==> flow/design.v <==
module instruction_register(OPC, RS1_RS, RS2_RD, RD, IMM_J, IMM_BA, value, clk);
output reg[5:0] OPC;
output reg[4:0] RS1_RS;			 
output reg[4:0] RS2_RD;			 
output reg[4:0] RD;
output reg[25:0] IMM_J;			 
output reg[15:0] IMM_BA;		 
input clk;
input[31:0] value;
always @ (posedge clk)
begin
	OPC <= value[31:26];
	RS1_RS <= value[25:21];
	RS2_RD <= value[20:16];
	RD <= value[15:11];
	IMM_J <= value[25:0];
	IMM_BA <= value[15:0];
end
endmodule
* From RTL to reports: instruction_register
What the tools print for instruction_register, step after step.
Lines are those of the file above, counted from 1.
A cell with -- has no value.
- Top :: instruction_register
- Clock :: clk
- Library :: sky130hd
- Corner :: tt_025C_1v80

* Word-level counts
Yosys after proc, flatten, opt, wreduce and memory -nomap, before mapping. Enables and synchronous resets that opt folds into registers are not counted as muxes. Memory bits, and registers merged into a memory's read port (data or address), are not among the register bits. Print and check cells are not counted. Equal cells are merged and count once.
- Bits in registers :: 63
- Input bits :: 33
- Word-level cells :: 6

* Longest topological paths
Depth = most cells in a row (Yosys ltp): at word level without a register or memory, in the mapped netlist without a sequential cell, where the memories' decode and read muxes count.
- Depth in word-level cells :: 0
- ABC_AREA :: 0
- Depth in mapped cells :: 1

* Mapped cells and area
The flow's flattened synthesis, as Yosys stat reports it; memories are mapped. The netlist is that of the ABC_AREA named above (0 if unset); the other value can give another one.
** Cell types
- sky130_fd_sc_hd__dfxtp_1 :: number 32, total area 640.614 um^2
- sky130_fd_sc_hd__buf_4 :: number 31, total area 232.723 um^2
- Mapped cells :: 63
- Chip area (Yosys) :: 0.0008733 mm^2
- Sequential part of the area :: 0.0006406 mm^2
- Flip-flop cells :: 32
- Buffers :: 31

* Timing after synthesis
Path of least setup slack by OpenSTA after synthesis, without wires, with an ideal clock, recovery checks aside; 20% of the period is set as input and as output delay. Where synthesis merged equal registers, the netlist keeps one of their names.
- Kind :: flip-flop to output port
- Start point :: reg (no name shown)
- End point :: out IMM_J[11]
- Clock period :: 0.729 ns
- Output delay :: 0.146 ns
- Data arrival time :: 0.507 ns
- Slack :: 0.076 ns
- Path delay :: 0.507 ns
- Stages on the path :: 2
- Synthesis period reached :: 0.653 ns
"path delay" = arrival - input delay + setup time.
At an output port there is no setup time.
"stages on the path" counts driving pins, that of a launching flip-flop among them; a cell with two outputs on the path counts twice.
"synthesis period reached" is the clock period less the worst setup slack; recovery checks do not enter. This is arithmetic on one report: input and output delays are still those of the set period (20% each).
- Cell sequence :: sky130_fd_sc_hd__dfxtp_1 > sky130_fd_sc_hd__buf_4
** RTL lines, path after synthesis
- end: declaration :: RTL line 6 : output reg[25:0] IMM_J;
Chain of elaborated cells between the ends: none given.

Memo
Re: implementation data of instruction_register

instruction_register through Yosys and OpenROAD on sky130hd: 2 stored runs, unordered, with their settings. The constraints put input and output delay at 20% of the set period each and load the outputs with 0.01 pF.

** Flow run A
- Settings :: period_ns=1.0; CORE_UTILIZATION=69; SETUP_SLACK_MARGIN=0.13; PLACE_DENSITY=0.88; HOLD_SLACK_MARGIN=-0.02; CORE_MARGIN=9; GPL_TIMING_DRIVEN=0; GPL_ROUTABILITY_DRIVEN=1; CTS_CLUSTER_DIAMETER=232; SLEW_MARGIN=30; MIN_ROUTING_LAYER=met2; MAX_ROUTING_LAYER=met5; CAP_MARGIN=20
- Outcome :: no final report: placement broke off with GPL-0301

** Flow run B
- Settings :: period_ns=0.5; CORE_UTILIZATION=58; SETUP_SLACK_MARGIN=-0.04; PLACE_DENSITY=0.73; GPL_TIMING_DRIVEN=0; CTS_CLUSTER_DIAMETER=170; CAP_MARGIN=20; CORE_MARGIN=2; SLEW_MARGIN=20
- Outcome :: no final report: placement broke off with GPL-0301
