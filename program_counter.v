==> flow/design.v <==
module program_counter(pc, jump, branch, select_jump, select_branch, rst, clk);
output reg[31:0] pc;
input[31:0] jump;
input[31:0] branch;
input select_jump;
input select_branch;
input rst;
input clk;
wire[1:0] counter_input_select = {select_jump, select_branch};
always @(posedge clk or posedge rst)
begin
	if(rst)
		pc <= 0;
	else
	begin
		casex(counter_input_select)
		2'b00: pc <= pc + 1;
		2'bx1: pc <= branch;
		2'b1x: pc <= jump;
		default: pc <= pc + 1;
		endcase
	end
end
endmodule
Reports on program_counter. Tool output for the design above, in the order of the flow. Line numbers count from 1 in the design file above. Operators carry their Yosys type and port widths (W data, S select, Z words). Not given: n/a

Top module: program_counter. Clock input: clk. Library: sky130hd. Corner: tt_025C_1v80.

After elaboration. Counts by Yosys on the flattened word-level netlist (proc, flatten, opt, wreduce; memories kept). Register bits leave out memories and registers merged into their read ports (data or address); mux counts leave out enables and synchronous resets folded into registers. Print and check cells are left out. Cells with the same type and inputs are merged into one.

The figure for add/sub/neg operators is 1. The entry for reductions and logical operators reads 1. Muxes and demuxes: 2. For magnitude comparators the number is 0. Under $mul stands 0. Shift operators: 0. Under eq/ne operators stands 0. The figure for bitwise logic cells is 0. The figure for div/mod/pow operators is 0.

Operators by type and width (number): $pmux W32 S2 (1); $add A32 B1 Y32 const B (1); $mux W32 (1); $logic_not A2 Y1 (1).

The figure for memories is 0. The figure for latch bits is 0. Under output and inout bits stands 32. The entry for word-level cells reads 5. The figure for register bits after elaboration is 32. The figure for RAM bits is 0. The figure for word width x clocked read ports is 0. The entry for ROM bits reads 0.

Longest topological paths. Depth = most cells in a row (Yosys ltp): at word level without a register or memory, in the mapped netlist without a sequential cell, where the memories' decode and read muxes count.

Depth after elaboration: 2. ABC_AREA: 0. Depth in mapped cells: 7. For depth with buffers taken out the number is 6.

Synthesis result. Source: synth_stat.txt of the flow (Yosys; design flattened, memories mapped). It holds for the ABC_AREA given above (unset counts as 0); a run with the other value may have another netlist. Totals and module areas in this step are rounded.

Cell types: sky130_fd_sc_hd__dfrtp_1 (number 32, total area 800.768 um^2); sky130_fd_sc_hd__xor2_1 (number 21, total area 183.926 um^2); sky130_fd_sc_hd__a22oi_1 (number 16, total area 120.115 um^2); sky130_fd_sc_hd__nand4_1 (number 16, total area 100.096 um^2); sky130_fd_sc_hd__o21ai_0 (number 20, total area 100.096 um^2); sky130_fd_sc_hd__nand2_1 (number 20, total area 75.072 um^2); sky130_fd_sc_hd__xnor2_1 (number 7, total area 61.309 um^2); sky130_fd_sc_hd__a21oi_1 (number 11, total area 55.053 um^2); sky130_fd_sc_hd__nand3_1 (number 10, total area 50.048 um^2); sky130_fd_sc_hd__o22ai_1 (number 7, total area 43.792 um^2); sky130_fd_sc_hd__clkbuf_1 (number 11, total area 41.29 um^2); sky130_fd_sc_hd__mux2i_1 (number 4, total area 40.038 um^2); sky130_fd_sc_hd__and3_1 (number 6, total area 37.536 um^2); sky130_fd_sc_hd__and2_1 (number 5, total area 31.28 um^2); sky130_fd_sc_hd__nor2_1 (number 8, total area 30.029 um^2); sky130_fd_sc_hd__and4_1 (number 3, total area 26.275 um^2); sky130_fd_sc_hd__ha_1 (number 2, total area 25.024 um^2); sky130_fd_sc_hd__nor4_1 (number 4, total area 25.024 um^2).

Other cell types: 17; their cells: 23.

Under chip area (Yosys) stands 2010 um^2. The entry for standard cells after synthesis reads 226. For area of sequential cells the number is 801 um^2. The figure for mapped flip-flops is 32.

Path before layout. OpenSTA on the mapped netlist: ideal clock, no wires. The path of least setup slack (recovery checks aside). Input and output delay are each 20% of the period. Register names are those of the netlist, which keeps one name where synthesis merged equal registers.

Path type: input to register. Start point: in select_jump. End point: reg pc[11]. For data arrival time the number is 1.856 ns. The entry for stages on the path reads 5. The entry for buffers on the path reads 2. The figure for delay of the path is 1.245 ns. The figure for external input delay is 0.680 ns. For data required time the number is 3.331 ns. Under setup slack stands 1.475 ns. For period the number is 3.4 ns. The entry for synthesis period reached reads 1.925 ns.

"delay of the path" is the arrival time less input delay plus setup time. "stages on the path" counts driving pins, that of a launching flip-flop among them; a cell with two outputs on the path counts twice. "synthesis period reached" = period - worst setup slack (recovery checks aside). The figure is calculated, with input and output delays left at 20% of the set period. The rows between start and end are the longest chain of elaborated cells between them; the timing report does not say that the signal goes this way. Where chains are equally long, one stands for them. A line is the first line of the expression or statement that the cell stems from. Yosys adds cells for indexed reads and writes and turns some case tables into memories. A register here has more assigning lines than the two given.

Cells stage by stage: sky130_fd_sc_hd__clkbuf_1 -> sky130_fd_sc_hd__or2_2 -> sky130_fd_sc_hd__clkbuf_1 -> sky130_fd_sc_hd__or4_1 -> sky130_fd_sc_hd__nand3_1. For length of the longest elaborated chain the number is 2. Under elaborated cells between the ends (all ways) stands 3. The figure for source lines of those cells is 1. Classes of those cells: mux: 2; reduce/logical: 1.

RTL lines, path after synthesis: start: declaration (line 5) `input select_jump;`; $mux W32 (line 16) `casex(counter_input_select)`; $pmux W32 S2 (line 16); end: assignment (line 17) `2'b00: pc <= pc + 1;`; end: assignment (line 18) `2'bx1: pc <= branch;`; end: declaration (line 2) `output reg[31:0] pc;`.

Timing after layout. Path of least setup slack in the final report of job 1 (OpenROAD, finished layout, wires in). Where an end is a register, its clock arrival counts in the times.

Path type: register to register. Start point: reg pc[3]. End point: reg pc[13]. Under setup slack stands -0.22 ns. The entry for stages on the path reads 6. The entry for buffers on the path reads 0. For data required time the number is 1.72 ns. For data arrival time the number is 1.94 ns. For period the number is 1.58 ns.

The rows between start and end are the longest chain of elaborated cells between them; the timing report does not say that the signal goes this way. Where chains are equally long, one stands for them. A register here has more assigning lines than the two given.

Cells stage by stage: sky130_fd_sc_hd__dfrtp_2 -> sky130_fd_sc_hd__nand4_4 -> sky130_fd_sc_hd__or3_4 -> sky130_fd_sc_hd__or3_4 -> sky130_fd_sc_hd__xor2_1 -> sky130_fd_sc_hd__a21oi_1. For length of the longest elaborated chain the number is 2. Under elaborated cells between the ends (all ways) stands 2. Classes of those cells: add/sub: 1; mux: 1.

RTL lines, path after layout: start: declaration (line 2) `output reg[31:0] pc;`; start: assignment (line 17) `2'b00: pc <= pc + 1;`; start: assignment (line 18) `2'bx1: pc <= branch;`; $add A32 B1 Y32 (line 17); $pmux W32 S2 (line 16) `casex(counter_input_select)`; end: assignment (line 17); end: assignment (line 18); end: declaration (line 2).

==> results <==
Module program_counter, platform sky130hd: 2 stored runs of the flow (Yosys, OpenROAD) with differing settings, in no particular order. Input and output delays are each 20% of the period that was set; the output load is 0.01 pF. The results are shown rounded.

Job 1 has these settings: period_ns 1.58; CORE_UTILIZATION 45; CORE_ASPECT_RATIO 1.08; TNS_END_PERCENT 60; ABC_AREA 0; GPL_TIMING_DRIVEN 0; GPL_ROUTABILITY_DRIVEN 1; SLEW_MARGIN 25; CAP_MARGIN 20; CORE_MARGIN 2. For the setup slack of the worst path the run shows -0.218 ns. The area inside the die boundary is 5010 um^2. The mapped cell area after synthesis is 2010 um^2. The standard-cell area after routing stands at 3570 um^2. The measured summed negative setup slack is -0.691 ns.

Job 2 has these settings: period_ns 3.27; CORE_UTILIZATION 46; SETUP_SLACK_MARGIN -0.31; PLACE_DENSITY_LB_ADDON 0.13; CORE_ASPECT_RATIO 0.57; CELL_PAD_IN_SITES_GLOBAL_PLACEMENT 2; GPL_TIMING_DRIVEN 1; SLEW_MARGIN 40; MIN_ROUTING_LAYER met2; MAX_ROUTING_LAYER met4; CAP_MARGIN 20; CORE_MARGIN 2. Outcome: unfinished; error FLW-0024 in placement.
